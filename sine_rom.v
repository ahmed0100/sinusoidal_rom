==> flow/design.v <==
module sine
(
	input clk,reset_n,
	input [9:0] x,
	output[7:0] y
);
reg [7:0] y_reg=0,y_next;
reg [7:0] x_addr;
wire [6:0] dout;
always @(*)
begin
	if(~reset_n)
		y_reg <= 0;
	else
		y_reg <= y_next;
end
always @(*)
begin
	y_next = dout;
	case(x[9:8])
		2'b00:
		begin
			x_addr=x[7:0];
			y_next = dout + 2**7;
		end
		2'b01:
		begin
			x_addr = 255-x[7:0];
			y_next = dout + 2**7;
		end
		2'b10:
		begin
			x_addr = x[7:0];
			y_next = 2**7-dout;
		end
		2'b11:
		begin
			x_addr = 255-x[7:0];
			y_next = 2**7 - dout;
		end
	endcase
end
assign y=y_reg;
rom rom_inst
(
	.clk(clk),
	.addr(x_addr),
	.dout(dout)
);
endmodule
module rom
(
	input clk,
	input [7:0] addr,
	output reg [6:0] dout
);
reg [7:0] addr_reg;
always @(posedge clk)
begin
	addr_reg <= addr;
end
always @(*)
begin
	dout=7'd0;
	case(addr_reg)
				0	:  dout=7'd	0	;
				1	:  dout=7'd	1	;
				2	:  dout=7'd	2	;
				3	:  dout=7'd	2	;
				4	:  dout=7'd	3	;
				5	:  dout=7'd	4	;
				6	:  dout=7'd	5	;
				7	:  dout=7'd	5	;
				8	:  dout=7'd	6	;
				9	:  dout=7'd	7	;
				10	:  dout=7'd	8	;
				11	:  dout=7'd	9	;
				12	:  dout=7'd	9	;
				13	:  dout=7'd	10	;
				14	:  dout=7'd	11	;
				15	:  dout=7'd	12	;
				16	:  dout=7'd	12	;
				17	:  dout=7'd	13	;
				18	:  dout=7'd	14	;
				19	:  dout=7'd	15	;
				20	:  dout=7'd	16	;
				21	:  dout=7'd	16	;
				22	:  dout=7'd	17	;
				23	:  dout=7'd	18	;
				24	:  dout=7'd	19	;
				25	:  dout=7'd	19	;
				26	:  dout=7'd	20	;
				27	:  dout=7'd	21	;
				28	:  dout=7'd	22	;
				29	:  dout=7'd	23	;
				30	:  dout=7'd	23	;
				31	:  dout=7'd	24	;
				32	:  dout=7'd	25	;
				33	:  dout=7'd	26	;
				34	:  dout=7'd	26	;
				35	:  dout=7'd	27	;
				36	:  dout=7'd	28	;
				37	:  dout=7'd	29	;
				38	:  dout=7'd	29	;
				39	:  dout=7'd	30	;
				40	:  dout=7'd	31	;
				41	:  dout=7'd	32	;
				42	:  dout=7'd	32	;
				43	:  dout=7'd	33	;
				44	:  dout=7'd	34	;
				45	:  dout=7'd	35	;
				46	:  dout=7'd	35	;
				47	:  dout=7'd	36	;
				48	:  dout=7'd	37	;
				49	:  dout=7'd	38	;
				50	:  dout=7'd	38	;
				51	:  dout=7'd	39	;
				52	:  dout=7'd	40	;
				53	:  dout=7'd	41	;
				54	:  dout=7'd	41	;
				55	:  dout=7'd	42	;
				56	:  dout=7'd	43	;
				57	:  dout=7'd	44	;
				58	:  dout=7'd	44	;
				59	:  dout=7'd	45	;
				60	:  dout=7'd	46	;
				61	:  dout=7'd	46	;
				62	:  dout=7'd	47	;
				63	:  dout=7'd	48	;
				64	:  dout=7'd	49	;
				65	:  dout=7'd	49	;
				66	:  dout=7'd	50	;
				67	:  dout=7'd	51	;
				68	:  dout=7'd	52	;
				69	:  dout=7'd	52	;
				70	:  dout=7'd	53	;
				71	:  dout=7'd	54	;
				72	:  dout=7'd	54	;
				73	:  dout=7'd	55	;
				74	:  dout=7'd	56	;
				75	:  dout=7'd	56	;
				76	:  dout=7'd	57	;
				77	:  dout=7'd	58	;
				78	:  dout=7'd	59	;
				79	:  dout=7'd	59	;
				80	:  dout=7'd	60	;
				81	:  dout=7'd	61	;
				82	:  dout=7'd	61	;
				83	:  dout=7'd	62	;
				84	:  dout=7'd	63	;
				85	:  dout=7'd	63	;
				86	:  dout=7'd	64	;
				87	:  dout=7'd	65	;
				88	:  dout=7'd	65	;
				89	:  dout=7'd	66	;
				90	:  dout=7'd	67	;
				91	:  dout=7'd	67	;
				92	:  dout=7'd	68	;
				93	:  dout=7'd	69	;
				94	:  dout=7'd	69	;
				95	:  dout=7'd	70	;
				96	:  dout=7'd	71	;
				97	:  dout=7'd	71	;
				98	:  dout=7'd	72	;
				99	:  dout=7'd	73	;
				100	:  dout=7'd	73	;
				101	:  dout=7'd	74	;
				102	:  dout=7'd	74	;
				103	:  dout=7'd	75	;
				104	:  dout=7'd	76	;
				105	:  dout=7'd	76	;
				106	:  dout=7'd	77	;
				107	:  dout=7'd	78	;
				108	:  dout=7'd	78	;
				109	:  dout=7'd	79	;
				110	:  dout=7'd	79	;
				111	:  dout=7'd	80	;
				112	:  dout=7'd	81	;
				113	:  dout=7'd	81	;
				114	:  dout=7'd	82	;
				115	:  dout=7'd	82	;
				116	:  dout=7'd	83	;
				117	:  dout=7'd	84	;
				118	:  dout=7'd	84	;
				119	:  dout=7'd	85	;
				120	:  dout=7'd	85	;
				121	:  dout=7'd	86	;
				122	:  dout=7'd	87	;
				123	:  dout=7'd	87	;
				124	:  dout=7'd	88	;
				125	:  dout=7'd	88	;
				126	:  dout=7'd	89	;
				127	:  dout=7'd	89	;
				128	:  dout=7'd	90	;
				129	:  dout=7'd	90	;
				130	:  dout=7'd	91	;
				131	:  dout=7'd	92	;
				132	:  dout=7'd	92	;
				133	:  dout=7'd	93	;
				134	:  dout=7'd	93	;
				135	:  dout=7'd	94	;
				136	:  dout=7'd	94	;
				137	:  dout=7'd	95	;
				138	:  dout=7'd	95	;
				139	:  dout=7'd	96	;
				140	:  dout=7'd	96	;
				141	:  dout=7'd	97	;
				142	:  dout=7'd	97	;
				143	:  dout=7'd	98	;
				144	:  dout=7'd	98	;
				145	:  dout=7'd	99	;
				146	:  dout=7'd	99	;
				147	:  dout=7'd	100	;
				148	:  dout=7'd	100	;
				149	:  dout=7'd	101	;
				150	:  dout=7'd	101	;
				151	:  dout=7'd	102	;
				152	:  dout=7'd	102	;
				153	:  dout=7'd	103	;
				154	:  dout=7'd	103	;
				155	:  dout=7'd	103	;
				156	:  dout=7'd	104	;
				157	:  dout=7'd	104	;
				158	:  dout=7'd	105	;
				159	:  dout=7'd	105	;
				160	:  dout=7'd	106	;
				161	:  dout=7'd	106	;
				162	:  dout=7'd	107	;
				163	:  dout=7'd	107	;
				164	:  dout=7'd	107	;
				165	:  dout=7'd	108	;
				166	:  dout=7'd	108	;
				167	:  dout=7'd	109	;
				168	:  dout=7'd	109	;
				169	:  dout=7'd	109	;
				170	:  dout=7'd	110	;
				171	:  dout=7'd	110	;
				172	:  dout=7'd	111	;
				173	:  dout=7'd	111	;
				174	:  dout=7'd	111	;
				175	:  dout=7'd	112	;
				176	:  dout=7'd	112	;
				177	:  dout=7'd	112	;
				178	:  dout=7'd	113	;
				179	:  dout=7'd	113	;
				180	:  dout=7'd	114	;
				181	:  dout=7'd	114	;
				182	:  dout=7'd	114	;
				183	:  dout=7'd	115	;
				184	:  dout=7'd	115	;
				185	:  dout=7'd	115	;
				186	:  dout=7'd	116	;
				187	:  dout=7'd	116	;
				188	:  dout=7'd	116	;
				189	:  dout=7'd	116	;
				190	:  dout=7'd	117	;
				191	:  dout=7'd	117	;
				192	:  dout=7'd	117	;
				193	:  dout=7'd	118	;
				194	:  dout=7'd	118	;
				195	:  dout=7'd	118	;
				196	:  dout=7'd	119	;
				197	:  dout=7'd	119	;
				198	:  dout=7'd	119	;
				199	:  dout=7'd	119	;
				200	:  dout=7'd	120	;
				201	:  dout=7'd	120	;
				202	:  dout=7'd	120	;
				203	:  dout=7'd	120	;
				204	:  dout=7'd	121	;
				205	:  dout=7'd	121	;
				206	:  dout=7'd	121	;
				207	:  dout=7'd	121	;
				208	:  dout=7'd	122	;
				209	:  dout=7'd	122	;
				210	:  dout=7'd	122	;
				211	:  dout=7'd	122	;
				212	:  dout=7'd	122	;
				213	:  dout=7'd	123	;
				214	:  dout=7'd	123	;
				215	:  dout=7'd	123	;
				216	:  dout=7'd	123	;
				217	:  dout=7'd	123	;
				218	:  dout=7'd	124	;
				219	:  dout=7'd	124	;
				220	:  dout=7'd	124	;
				221	:  dout=7'd	124	;
				222	:  dout=7'd	124	;
				223	:  dout=7'd	124	;
				224	:  dout=7'd	125	;
				225	:  dout=7'd	125	;
				226	:  dout=7'd	125	;
				227	:  dout=7'd	125	;
				228	:  dout=7'd	125	;
				229	:  dout=7'd	125	;
				230	:  dout=7'd	125	;
				231	:  dout=7'd	126	;
				232	:  dout=7'd	126	;
				233	:  dout=7'd	126	;
				234	:  dout=7'd	126	;
				235	:  dout=7'd	126	;
				236	:  dout=7'd	126	;
				237	:  dout=7'd	126	;
				238	:  dout=7'd	126	;
				239	:  dout=7'd	126	;
				240	:  dout=7'd	126	;
				241	:  dout=7'd	126	;
				242	:  dout=7'd	127	;
				243	:  dout=7'd	127	;
				244	:  dout=7'd	127	;
				245	:  dout=7'd	127	;
				246	:  dout=7'd	127	;
				247	:  dout=7'd	127	;
				248	:  dout=7'd	127	;
				249	:  dout=7'd	127	;
				250	:  dout=7'd	127	;
				251	:  dout=7'd	127	;
				252	:  dout=7'd	127	;
				253	:  dout=7'd	127	;
				254	:  dout=7'd	127	;
				255	:  dout=7'd	127	;
	endcase
end
endmodule
## Tool chain data of sine

Tool output for the design above, in the order of the flow.
Lines are those of the file above, counted from 1.
Operators: Yosys type, input widths -> output width; for muxes data width and select width s.
Library cell names are shortened.
Not given: -

| inputs | value |
|---|---|
| design top | sine |
| clock | clk |
| cell library | sky130hd |
| timing corner | tt_025C_1v80 |

## Word level

Counts by Yosys on the flattened word-level netlist (proc, flatten, opt, wreduce; memories kept). Register bits leave out memories and registers merged into their read ports (data or address); mux counts leave out enables and synchronous resets folded into registers. Print and check cells are left out. Cells with the same type and inputs are merged into one.
Memory sizes are those after Yosys's memory passes, which may raise the word count (mostly to a power of two), join words into wider ones and drop unused or constant bits.

| word-level totals | value |
|---|---|
| register bits | 0 |
| latch bits | 0 |
| RAM bits | 0 |
| memory bits (read-only) | 1792 |
| clocked read ports x word width | 7 |
| memories kept | 1 |
| input bits | 12 |
| output and inout port bits | 8 |
| word-level cells | 15 |

Memories:

| memory | words | bits a word | read ports | write ports | line | RTL |
|---|---|---|---|---|---|---|
| (name not given) | 256 | 7 | 1 | 0 | 65 | `case(addr_reg)` |

| operators by class | value |
|---|---|
| $add $sub $neg | 3 |
| $mul | 0 |
| divide/modulo/power cells | 0 |
| magnitude comparators | 0 |
| equality and inequality tests | 3 |
| shift operators | 0 |
| muxes and demuxes | 3 |
| bitwise gates (word level) | 0 |
| reductions and logical operators | 5 |

Operator list:

| operator | number |
|---|---|
| $pmux 8 s2 | 2 |
| $reduce_or 2->1 | 4 |
| $add 7x8->8 const B | 1 |
| $sub 8x7->8 const A | 1 |
| $sub 8x8->8 const A | 1 |
| $mux 8 | 1 |
| $eq 2x2->1 const B | 2 |
| $eq 2x1->1 const B | 1 |
| $logic_not 2->1 | 1 |

## Logic depth

Yosys ltp: most cells in a row. Word level: on the elaborated netlist, between registers, memories and ports. Mapped: between sequential cells and ports; inverters and the memories' decode and read muxes count.

| logic depth | value |
|---|---|
| word-level depth | 4 |
| ABC_AREA | 1 |
| gate-level depth with buffers | 14 |

## After synthesis

Source: synth_stat.txt of the flow (Yosys; design flattened, memories mapped). It holds for the ABC_AREA given above (unset counts as 0); a run with the other value may have another netlist.
Totals and module areas in this step are rounded.

Cells by type:

| type | number |
|---|---|
| nand2_1 | 116 |
| nand3_1 | 56 |
| dfxtp_1 | 7 |
| a21oi_1 | 18 |
| inv_1 | 24 |
| o21ai_0 | 17 |
| nand2_2 | 13 |
| nor2_1 | 18 |
| ha_1 | 5 |
| buf_6 | 4 |
| nand3_2 | 4 |
| buf_2 | 5 |
| nor3_1 | 5 |
| o21ai_1 | 5 |
| xnor2_1 | 2 |
| xnor2_2 | 1 |
| buf_4 | 2 |
| inv_2 | 4 |

Not listed: further types 13, cells in them 16.

| synthesis totals | value |
|---|---|
| standard cells after synthesis | 322 |
| chip area (Yosys) | 1670 um^2 |
| sequential part of the area | 140.1 um^2 |
| flip-flop cells | 7 |

## Timing after synthesis

Source: OpenSTA report_checks on the synthesized netlist (no wires, ideal clock, input and output delay 20% of the period each), path of least setup slack; recovery checks are left aside. Register names are those of the netlist, which keeps one name where synthesis merged equal registers.

| path post-synthesis | value |
|---|---|
| path kind | register -> output |
| start point | reg (name not given) |
| end point | out y[6] |
| period | 2.45 ns |
| output delay | 0.490 ns |
| time at the first pin | 0.000 ns |
| arrival time | 1.300 ns |
| data required time | 1.960 ns |
| slack | 0.660 ns |
| path delay | 1.300 ns |
| driving pins on the path | 9 |
| path buffers | 0 |
| period reached after synthesis | 1.79 ns |

"path delay" is the arrival time less input delay plus setup time.
At an output port there is no setup time.
"driving pins on the path": output pins that drive a net of the path, with the launching flip-flop's if there is one; two outputs of one cell count as two.
"period reached after synthesis" is the clock period less the worst setup slack; recovery checks do not enter. This is arithmetic on one report: input and output delays are still those of the set period (20% each).
The rows between start and end are the longest chain of elaborated cells between them; the timing report does not say that the signal goes this way. Where chains are equally long, one stands for them.
Each line given opens the expression or statement behind the cell; cells for indexed reads and writes are added by Yosys, which also makes memories of some case tables.

| between the ends, post-synthesis | value |
|---|---|
| cell sequence | dfxtp_1 > inv_1 > ha_1 > inv_1 > nor3_1 > inv_1 > o31ai_1 > o21ai_0 > a21oi_1 |
| length of the longest elaborated chain | 3 |
| elaborated cells between the ends (all ways) | 4 |

RTL lines, path post-synthesis:

| element | line | RTL |
|---|---|---|
| $sub 8x7->8 | 39 | `y_next = 2**7 - dout;` |
| $pmux 8 s2 | 20 | `case(x[9:8])` |
| $mux 8 | 12 | `if(~reset_n)` |
| end, declared | 5 | `output[7:0] y` |

## Worst path after layout

From the final timing report of stored run 1: the path of least setup slack in the routed layout; clock arrival at registers is part of the times.

| path after layout | value |
|---|---|
| path kind | register -> output |
| start point | reg (name not given) |
| end point | out y[6] |
| period | 2.1 ns |
| output delay | 0.42 ns |
| time at the first pin | 0.23 ns |
| arrival time | 1.62 ns |
| data required time | 1.68 ns |
| slack | 0.06 ns |
| driving pins on the path | 10 |
| path buffers | 1 |

The rows between start and end are the longest chain of elaborated cells between them; the timing report does not say that the signal goes this way. Where chains are equally long, one stands for them.

| between the ends, after layout | value |
|---|---|
| cell sequence | dfxtp_2 > inv_2 > ha_4 > inv_4 > nor3_4 > inv_2 > o31ai_4 > o21ai_1 > a21oi_1 > buf_2 |
| length of the longest elaborated chain | 3 |
| elaborated cells between the ends (all ways) | 4 |

RTL lines, path after layout:

| element | line | RTL |
|---|---|---|
| $sub 8x7->8 | 39 | `y_next = 2**7 - dout;` |
| $pmux 8 s2 | 20 | `case(x[9:8])` |
| $mux 8 | 12 | `if(~reset_n)` |
| end, declared | 5 | `output[7:0] y` |

==> runs of sine <==
Measured results for sine: 2 stored runs of the Yosys and OpenROAD flow on sky130hd. The settings differ; the order carries no meaning. The constraints put input and output delay at 20% of the set period each and load the outputs with 0.01 pF.
"clock period achieved" = clock period - worst setup slack. The figure is calculated, with input and output delays left at 20% of the set period.
"time on the worst setup path" = time allowed to the worst setup path (clock period - input delay - output delay, where it has them) - its slack; a late launch clock adds to it, a late capture clock takes from it.
By "total design power" is meant OpenSTA's value without simulated activity: inputs other than the clock are taken to toggle once in ten clock periods, and the tool carries that through the logic.
The results are shown rounded.

#### Stored run 1

| setting | value |
|---|---|
| period_ns | `2.1` |
| CORE_UTILIZATION | `41` |
| SETUP_SLACK_MARGIN | `0.38` |
| PLACE_DENSITY_LB_ADDON | `0.27` |
| CORE_MARGIN | `10` |
| ABC_AREA | `1` |
| CTS_CLUSTER_DIAMETER | `337` |
| SLEW_MARGIN | `0` |
| CAP_MARGIN | `20` |

| result | value |
|---|---|
| post-route setup TNS | 0.000 ns |
| final utilization | 67.0% |
| time on the worst setup path | 1.62 ns |
| type of the worst setup path | register -> output |
| total design power | 0.00131 W |
| clock period achieved | 2.044 ns |
| die outline area | 7027 um^2 |
| worst slack on setup checks | 0.056 ns |
| synthesis area | 1670 um^2 |
| smallest hold slack | 0.859 ns |

#### Stored run 2

| setting | value |
|---|---|
| period_ns | `4.15` |
| CORE_UTILIZATION | `31` |
| SETUP_SLACK_MARGIN | `0.84` |
| PLACE_DENSITY | `0.82` |
| CORE_MARGIN | `4` |
| CELL_PAD_IN_SITES_GLOBAL_PLACEMENT | `3` |
| CELL_PAD_IN_SITES_DETAIL_PLACEMENT | `0` |
| ABC_AREA | `1` |
| GPL_TIMING_DRIVEN | `1` |
| CTS_CLUSTER_DIAMETER | `241` |
| SLEW_MARGIN | `20` |
| MIN_ROUTING_LAYER | `met2` |
| CAP_MARGIN | `20` |

| result | value |
|---|---|
| time on the worst setup path | 1.45 ns |
| type of the worst setup path | input -> output |
| final utilization | 37.5% |
| total design power | 0.0005086 W |
| synthesis area | 1670 um^2 |
| die outline area | 6627 um^2 |
| post-route setup TNS | 0.000 ns |
| smallest hold slack | 1.371 ns |
| clock period achieved | 3.113 ns |
| worst slack on setup checks | 1.037 ns |
